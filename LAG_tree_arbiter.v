==> flow/design.v <==
module comb_matrix_arb_next_state (state, grant, new_state);
   parameter size=4;
   input [size*size-1:0] state;
   input [size-1:0] grant;
   output [size*size-1:0] new_state;
   genvar i,j;
   generate
   for (i=0; i<size; i=i+1) begin:ol2
      for (j=0; j<size; j=j+1) begin:il2
         assign new_state[j*size+i]= (state[j*size+i]&&!grant[j])||(grant[i]);
      end
   end
   endgenerate
endmodule  
module matrix_arb (request, grant, success, clk, rst_n);
   parameter size= 4;
   parameter multistage = 0;
   parameter grant_hold = 0;
   input [size-1:0] request;
   output [size-1:0] grant;
   input success;
   input clk, rst_n; 
   genvar i,j;
   logic [size-1:0] req;
   logic [size-1:0] newgrant;
   logic [size*size-1:0] next_state, current_state;
   logic [size-1:0] pri [size-1:0];
   logic [size*size-1:0] new_state;
   logic [size*size-1:0] state;
   logic  update;
   genvar r;
   integer k;
   assign req=request;
   generate
   for (i=0; i<size; i=i+1) begin:ol1
      for (j=0; j<size; j=j+1) begin:il1
         if (j==i) 
           assign pri[i][j]=req[i];
         else 
           if (j>i)
             assign pri[i][j]=!(req[j]&&state[j*size+i]);
           else
             assign pri[i][j]=!(req[j]&&!state[i*size+j]);
      end
      assign grant[i]=&pri[i];
   end
   endgenerate
   generate
   if (multistage==2) begin
      assign state = success ? next_state : current_state;
   end else begin
      assign state = current_state;
   end
   endgenerate
   comb_matrix_arb_next_state #(size) calc_next (.*);
   always@(posedge clk) begin
     if (!rst_n) begin
        current_state <= '1;  
	next_state<='1;  
     end else begin
	if (multistage==2) begin
	   update<=|req;
	   if (|req) begin
	      next_state <= new_state;
	   end
	   if (update) begin
	      current_state <= state;
	   end
	end else begin
	   if ((multistage==1)&!success) begin
	   end else begin
              if (|req) begin
		 current_state<=new_state;
              end
	   end
	end 
     end
   end
endmodule
module LAG_tree_arbiter (request, grant, success, clk, rst_n);
   parameter multistage=0;
   parameter size=20;
   parameter groupsize=4;
   parameter numgroups=size/groupsize;
   input [size-1:0] request;
   output [size-1:0] grant;
   input 	     success;
   input 	     clk, rst_n;
   logic [size-1:0] intra_group_grant;
   logic [numgroups-1:0] group_grant, any_group_request;
   logic [numgroups-1:0] current_group_success, last_group_success;
   logic [numgroups-1:0] group_success;
   genvar i;
   generate
   for (i=0; i<numgroups; i=i+1) begin:arbiters
      if (multistage==0) begin
	 matrix_arb #(.size(groupsize),
		      .multistage(1)) arb
	   (.request(request[(i+1)*groupsize-1:i*groupsize]),
	    .grant(intra_group_grant[(i+1)*groupsize-1:i*groupsize]),
	    .success(group_success[i]), 
	    .clk, .rst_n);
      end else begin
	 matrix_arb #(.size(groupsize),
		      .multistage(multistage)) arb
	   (.request(request[(i+1)*groupsize-1:i*groupsize]),
	    .grant(intra_group_grant[(i+1)*groupsize-1:i*groupsize]),
	    .success(group_success[i] & success),
	    .clk, .rst_n);
      end
      assign any_group_request[i] = |request[(i+1)*groupsize-1:i*groupsize];
      assign grant[(i+1)*groupsize-1:i*groupsize]=
      	     intra_group_grant[(i+1)*groupsize-1:i*groupsize] & {groupsize{group_grant[i]}};
      assign current_group_success[i]= group_grant[i];
   end
   if (multistage==2) begin
      always@(posedge clk) begin
	 if (!rst_n) begin
	    last_group_success<='0;
	 end else begin
	    last_group_success<=current_group_success;
	 end
      end
      assign group_success=last_group_success;
   end else begin
      assign group_success=current_group_success;
   end
   endgenerate
   matrix_arb #(.size(numgroups),
		.multistage(multistage)) group_arb 
     (.request(any_group_request),
      .grant(group_grant),
      .success(success),
      .clk, .rst_n);
endmodule  
Reports on LAG_tree_arbiter
What the tools print for LAG_tree_arbiter, step after step.
Line numbers count from 1 in the design file above.
Library cell names are shortened.
The mark - stands for no value.

set-up
  top = LAG_tree_arbiter
  clock port = clk
  cell library = sky130hd
  corner = tt_025C_1v80

Word-level counts
Source: Yosys, flattened and elaborated. Widths are those after wreduce. Registers that Yosys merges into a memory's read port (data or address) are not register bits. Print and check cells do not count. Equal cells are merged and count once.

cells by class
  bitwise gates (word level) = 5
  reductions and logical operators = 466

operators by type and width
  cell                 count
  1-bit logical AND    185
  1-bit logical NOT    145
  1-bit logical OR     105
  4-bit AND reduction  20
  5-bit AND reduction  5
  20-bit OR reduction  1
  4-bit bitwise AND    5
  4-bit OR reduction   5

storage and ports
  register bits after elaboration = 105
  input port bits = 23
  output and inout bits = 20
  elaborated cells = 477

Depth
Yosys ltp: most cells in a row. Word level: on the elaborated netlist, between registers, memories and ports. Mapped: between sequential cells and ports; inverters and the memories' decode and read muxes count.

logic depth
  depth in word-level cells = 7
  ABC_AREA = 0
  depth in mapped cells = 6
  gate-level depth less buffers = 5

After synthesis
Source: synth_stat.txt of the flow (Yosys; design flattened, memories mapped). It holds for the ABC_AREA given above (unset counts as 0); a run with the other value may have another netlist.

synthesis totals
  cell count = 241
  mapped area = 0.0020507 sq mm
  sequential part of the area = 0.0008008 sq mm
  mapped flip-flops = 40
  buffer cells = 4

cell types
  cell       count  total area (sq um)
  dfxtp_1    40     800.768
  inv_1      43     161.405
  o211ai_1   12     90.086
  a21o_1     11     82.579
  o41ai_1    8      70.067
  nand2_1    17     63.811
  nand3_1    12     60.058
  o21bai_1   8      60.058
  o21ai_0    10     50.048
  o2111a_1   4      45.043
  a22oi_1    5      37.536
  nand2b_1   6      37.536
  nor4_1     6      37.536
  a211o_1    4      35.034
  a22o_1     4      35.034
  o2111ai_1  4      35.034
  o31ai_1    4      30.029
  or4_1      4      30.029

Other cell types: 24; their cells: 39.
By module: a second synthesis without flattening, with its own total; a netlist apart from the flattened one above.

unflattened totals
  cell total of the unflattened synthesis = 702
  area total of the unflattened synthesis = 0.0061872 sq mm

Rows give one instance, submodules left out.

modules
  module                               times used  cells  area (sq mm)  seq. area (sq mm)
  matrix_arb                           5           84     0.0007945     0.0003203
  matrix_arb                           1           127    0.0012012     0.0005005
  comb_matrix_arb_next_state (size=4)  5           20     0.0001301     0
  comb_matrix_arb_next_state (size=5)  1           30     0.0002002     0
  LAG_tree_arbiter                     1           25     0.0001627     0

Worst setup path after synthesis
OpenSTA on the mapped netlist: ideal clock, no wires. The path of least setup slack (recovery checks aside). Input and output delay are each 20% of the period. Register names are those of the netlist, which keeps one name where synthesis merged equal registers.

timing path post-synthesis
  path kind = input port to output port
  from = in request[14]
  to = out grant[17]
  clock period = 3.56 ns
  input delay = 0.712 ns
  external output delay = 0.712 ns
  launch time at the first pin = 0.712 ns
  arrival = 2.251 ns
  data required time = 2.848 ns
  setup slack = 0.597 ns
  delay of the path = 1.539 ns
  driving pins on the path = 5
  path buffers = 1
  synthesis period reached = 2.963 ns

"delay of the path" = arrival - input delay + setup time.
A path that ends at an output port has no setup time.
"driving pins on the path" counts driving pins, that of a launching flip-flop among them; a cell with two outputs on the path counts twice.
"synthesis period reached" = period - worst setup slack (recovery checks aside). The figure is calculated, with input and output delays left at 20% of the set period.
The rows between start and end are the longest chain of elaborated cells between them; the timing report does not say that the signal goes this way. Where chains are equally long, one stands for them.
Each line given opens the expression or statement behind the cell; cells for indexed reads and writes are added by Yosys, which also makes memories of some case tables.

on the way, post-synthesis
  cells stage by stage = buf_6 or4_1 a222oi_1 nand4_1 inv_1
  cells in the longest elaborated chain = 5
  elaborated cells on any way between the ends = 5
  classes of those cells = logic (1); reduce/logical (4)

ends and longest elaborated chain, post-synthesis
  what                 RTL line  source
  start, declared      85        input [size-1:0] request;
  4-bit OR reduction   111       assign any_group_request[i] = |request[(i+1)*groupsize-1:i*groupsize];
  1-bit logical AND    43        assign pri[i][j]=!(req[j]&&!state[i*size+j]);
  1-bit logical NOT    43
  5-bit AND reduction  45        assign grant[i]=&pri[i];
  4-bit bitwise AND    113       intra_group_grant[(i+1)*groupsize-1:i*groupsize] & {groupsize{group_grant[i]}};
  end, declared        86        output [size-1:0] grant;

Path in the finished layout
Path of least setup slack in the final report of record 1 (OpenROAD, finished layout, wires in). Where an end is a register, its clock arrival counts in the times.

timing path post-layout
  path kind = input port to output port
  from = in request[14]
  to = out grant[19]
  clock period = 3.2 ns
  input delay = 0.64 ns
  external output delay = 0.64 ns
  launch time at the first pin = 0.64 ns
  arrival = 2.52 ns
  data required time = 2.56 ns
  setup slack = 0.04 ns
  driving pins on the path = 7
  path buffers = 4

The rows between start and end are the longest chain of elaborated cells between them; the timing report does not say that the signal goes this way. Where chains are equally long, one stands for them.

on the way, post-layout
  cells stage by stage = clkdlybuf4s15_1 or4_4 a222oi_1 buf_4 buf_4 and4_2 clkdlybuf4s15_2
  cells in the longest elaborated chain = 5
  elaborated cells on any way between the ends = 5
  classes of those cells = logic (1); reduce/logical (4)

ends and longest elaborated chain, post-layout
  what                 RTL line  source
  start, declared      85        input [size-1:0] request;
  4-bit OR reduction   111       assign any_group_request[i] = |request[(i+1)*groupsize-1:i*groupsize];
  1-bit logical AND    43        assign pri[i][j]=!(req[j]&&!state[i*size+j]);
  1-bit logical NOT    43
  5-bit AND reduction  45        assign grant[i]=&pri[i];
  4-bit bitwise AND    113       intra_group_grant[(i+1)*groupsize-1:i*groupsize] & {groupsize{group_grant[i]}};
  end, declared        86        output [size-1:0] grant;

Wiki page: LAG_tree_arbiter / flow data

2 stored runs of LAG_tree_arbiter in the flow (synthesis by Yosys, layout by OpenROAD, sky130hd cells), in arbitrary order. Constraints: input delay and output delay 20% of the set period each, output load 0.01 pF.
"period achieved" means the clock period less the worst setup slack. The figure is calculated, with input and output delays left at 20% of the set period.
"worst setup path time" means the part of the period allowed to the worst setup path (the constraints hold back 20% at inputs and 20% at outputs) less its slack; where the path has registers, the arrival times of their clocks count too.
Settings: . = not set for that run.

item                                record 1                   record 2
period_ns                           3.2                        4.69
CORE_UTILIZATION                    27                         42
CAP_MARGIN                          20                         10
CORE_MARGIN                         2                          2
SLEW_MARGIN                         20                         20
SETUP_SLACK_MARGIN                  .                          1.29
PLACE_DENSITY_LB_ADDON              .                          0.25
CELL_PAD_IN_SITES_DETAIL_PLACEMENT  .                          0
TNS_END_PERCENT                     .                          15
ABC_AREA                            .                          0
GPL_ROUTABILITY_DRIVEN              .                          1
CTS_CLUSTER_SIZE                    .                          90
CTS_CLUSTER_DIAMETER                .                          163
MIN_ROUTING_LAYER                   .                          met1
MAX_ROUTING_LAYER                   .                          met5
synthesized cell area (sq mm)       0.0020507                  0.0020507
worst hold slack (ns)               0.490                      0.485
period achieved (ns)                3.164                      3.506
utilization after layout            0.461                      0.648
worst setup path time (ns)          1.88                       1.63
class of the worst setup path       input port to output port  input port to output port
area of the die (sq mm)             0.0083083                  0.0054575
setup total negative slack (ns)     0.000                      0.000
worst slack on setup checks (ns)    0.036                      1.184
